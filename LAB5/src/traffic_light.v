==> flow/design.v <==
module traffic_light (
    input wire clk, reset,
    input wire sensor_north,       
    input wire sensor_east,
    input wire [7:0] config_time,  
    output reg [2:0] light_ns,
    output reg [2:0] light_ew
);
    localparam RED=3'b100, YELLOW=3'b010, GREEN=3'b001;
    reg [2:0] state, next_state;
    reg [7:0] timer;
    wire [7:0] time_limit = (sensor_north && sensor_east) ? config_time :
                            (sensor_north || sensor_east) ? (config_time + 8'd20) :
                            config_time;  
    always @(posedge clk or posedge reset) begin
        if (reset) begin 
            state <= 0; 
            timer <= 0; 
        end else begin
            if (timer >= time_limit) begin 
                state <= next_state; 
                timer <= 0; 
            end else 
                timer <= timer + 1;  
        end
    end
    always @(*) begin
        case (state)
            0: next_state = 1; 1: next_state = 2;
            2: next_state = 3; 3: next_state = 0;
            default: next_state = 0;
        endcase
        light_ns = RED; light_ew = RED;
        case (state)
            0: light_ns = GREEN; 1: light_ns = YELLOW;
            2: light_ew = GREEN; 3: light_ew = YELLOW;
        endcase
    end
endmodule
Step by step through the tools: traffic_light --
Tool output for the design above, in the order of the flow. Line numbers count from 1 in the design file above. Operators: Yosys type, input widths -> output width; for muxes data width and select width s. A cell with - has no value.
Inputs: design top traffic_light, clock input clk, standard-cell library sky130hd, corner tt_025C_1v80

After elaboration --
Counts by Yosys on the flattened word-level netlist (proc, flatten, opt, wreduce; memories kept). Register bits leave out memories and registers merged into their read ports (data or address); mux counts leave out enables and synchronous resets folded into registers. Print and check cells are left out. Cells with the same type and inputs are merged into one.
Bit counts: bits in registers 11, output and inout bits 6, cells after elaboration 17
Cells by class: add/subtract/negate cells 2, magnitude comparators 1, equality and inequality tests 3, multiplexer cells 6, reduce/logical cells 3
Operators with widths (count):
- $mux 8 | 3
- $pmux 3 s2 | 2
- $add 8x1->8 const B | 1
- $add 8x5->8 const B | 1
- $ge 8x8->1 | 1
- $eq 3x2->1 const B | 2
- $pmux 2 s3 | 1
- $eq 3x1->1 const B | 1
- $logic_not 3->1 | 1
- $logic_and 1x1->1 | 1
- $logic_or 1x1->1 | 1

Logic depth --
Depth = most cells in a row (Yosys ltp): at word level without a register or memory, in the mapped netlist without a sequential cell, where the memories' decode and read muxes count.
Depth: depth in word-level cells 5, ABC_AREA 0, mapped depth 10

Netlist --
Source: synth_stat.txt of the flow (Yosys; design flattened, memories mapped). It holds for the ABC_AREA given above (unset counts as 0); a run with the other value may have another netlist.
Cell types:
- sky130_fd_sc_hd__dfrtp_1 | count 11, area in all 275.264 um2
- sky130_fd_sc_hd__ha_1 | count 10, area in all 125.12 um2
- sky130_fd_sc_hd__xor2_1 | count 7, area in all 61.309 um2
- sky130_fd_sc_hd__nor2_1 | count 14, area in all 52.55 um2
- sky130_fd_sc_hd__xnor2_1 | count 5, area in all 43.792 um2
- sky130_fd_sc_hd__mux2_4 | count 2, area in all 30.029 um2
- sky130_fd_sc_hd__nand3_1 | count 6, area in all 30.029 um2
- sky130_fd_sc_hd__a2111oi_4 | count 1, area in all 27.526 um2
- sky130_fd_sc_hd__o41ai_4 | count 1, area in all 27.526 um2
- sky130_fd_sc_hd__dfstp_2 | count 1, area in all 26.275 um2
- sky130_fd_sc_hd__mux2_2 | count 2, area in all 22.522 um2
- sky130_fd_sc_hd__a21oi_1 | count 3, area in all 15.014 um2
- sky130_fd_sc_hd__clkbuf_1 | count 4, area in all 15.014 um2
- sky130_fd_sc_hd__inv_1 | count 4, area in all 15.014 um2
- sky130_fd_sc_hd__o21a_1 | count 2, area in all 15.014 um2
- sky130_fd_sc_hd__nand2b_4 | count 1, area in all 13.763 um2
- sky130_fd_sc_hd__and3_1 | count 2, area in all 12.512 um2
- sky130_fd_sc_hd__buf_6 | count 1, area in all 11.261 um2
Not listed: further types 3, cells in them 4.
Mapped netlist: mapped cells 81, mapped area 842.1 um2, area of sequential cells 301.5 um2, flip-flop cells 12

Path before layout --
Path of least setup slack by OpenSTA after synthesis, without wires, with an ideal clock, recovery checks aside; 20% of the period is set as input and as output delay. Where synthesis merged equal registers, the netlist keeps one of their names.
Timing after synthesis: path kind input to register, start point input port sensor_east, end point register (no name shown), period 3670 ps, input delay 734 ps, library setup time 125 ps, arrival 2636 ps, data required time 3545 ps, path slack 908 ps, delay of the path 2027 ps, stages on the path 9, synthesis period reached 2762 ps
"delay of the path" = arrival - input delay + setup time. "stages on the path": output pins that drive a net of the path, with the launching flip-flop's if there is one; two outputs of one cell count as two. "synthesis period reached" is the clock period less the worst setup slack; recovery checks do not enter. This is arithmetic on one report: input and output delays are still those of the set period (20% each).
On the way, after synthesis: path through sky130_fd_sc_hd__xnor2_1 > sky130_fd_sc_hd__nor2_1 > sky130_fd_sc_hd__nand3_1 > sky130_fd_sc_hd__xor2_1 > sky130_fd_sc_hd__ha_1 > sky130_fd_sc_hd__nand2_1 > sky130_fd_sc_hd__o41ai_4 > sky130_fd_sc_hd__buf_6 > sky130_fd_sc_hd__mux2_4
RTL lines, path after synthesis:
- start, declared | line 4 | input wire sensor_east,
No chain of elaborated cells between the ends is given.

Path in the finished layout --
From the final timing report of run 1: the path of least setup slack in the routed layout; clock arrival at registers is part of the times. The report prints the path's times to 10 ps; the period is as set.
Timing post-layout: path kind input to register, start point input port sensor_east, end point register (no name shown), period 4640 ps, input delay 930 ps, library setup time 110 ps, arrival 3650 ps, data required time 4810 ps, path slack 1170 ps, stages on the path 9
On the way, post-layout: path through sky130_fd_sc_hd__clkdlybuf4s50_1 > sky130_fd_sc_hd__xnor2_1 > sky130_fd_sc_hd__nor2_1 > sky130_fd_sc_hd__nand3_1 > sky130_fd_sc_hd__xor2_1 > sky130_fd_sc_hd__ha_1 > sky130_fd_sc_hd__nand2_1 > sky130_fd_sc_hd__o41ai_4 > sky130_fd_sc_hd__mux2_2
RTL lines, path post-layout:
- start, declared | line 4 | input wire sensor_east,
No chain of elaborated cells between the ends is given.

Memo
Re: implementation data of traffic_light

Top module traffic_light; platform sky130hd; tools Yosys and OpenROAD; 2 stored runs in no particular order. Input and output delays are each 20% of the period that was set; the output load is 0.01 pF.
"achieved clock period" = clock period - worst setup slack. The figure is calculated, with input and output delays left at 20% of the set period.
"worst setup path time" means the part of the period allowed to the worst setup path (the constraints hold back 20% at inputs and 20% at outputs) less its slack; where the path has registers, the arrival times of their clocks count too.
"power" is the tool's figure for a default switching activity; nothing was simulated.
"worst setup path time" is given in steps of 10 ps.
[run 1] settings: period_ns=4.64, CAP_MARGIN=20, CORE_MARGIN=2, CORE_UTILIZATION=40, SLEW_MARGIN=20
[run 1] result: chip area after synthesis (Yosys) 842.1 um2, die area 2488.0 um2, standard-cell area of the final layout 1056.0 um2, utilization 53.3 %, worst setup slack after layout 1167 ps, total negative slack 0 ps, worst hold slack 556 ps, power 448.8 µW, achieved clock period 3473 ps, worst setup path time 2540 ps, worst setup path kind input to register
[run 2] settings: period_ns=1.74, CORE_UTILIZATION=67, SETUP_SLACK_MARGIN=0.06, PLACE_DENSITY_LB_ADDON=0.09, CELL_PAD_IN_SITES_GLOBAL_PLACEMENT=3, CELL_PAD_IN_SITES_DETAIL_PLACEMENT=2, GPL_TIMING_DRIVEN=1, CAP_MARGIN=40, CORE_MARGIN=2, SLEW_MARGIN=20
[run 2] result: did not finish, placement stopped with FLW-0024
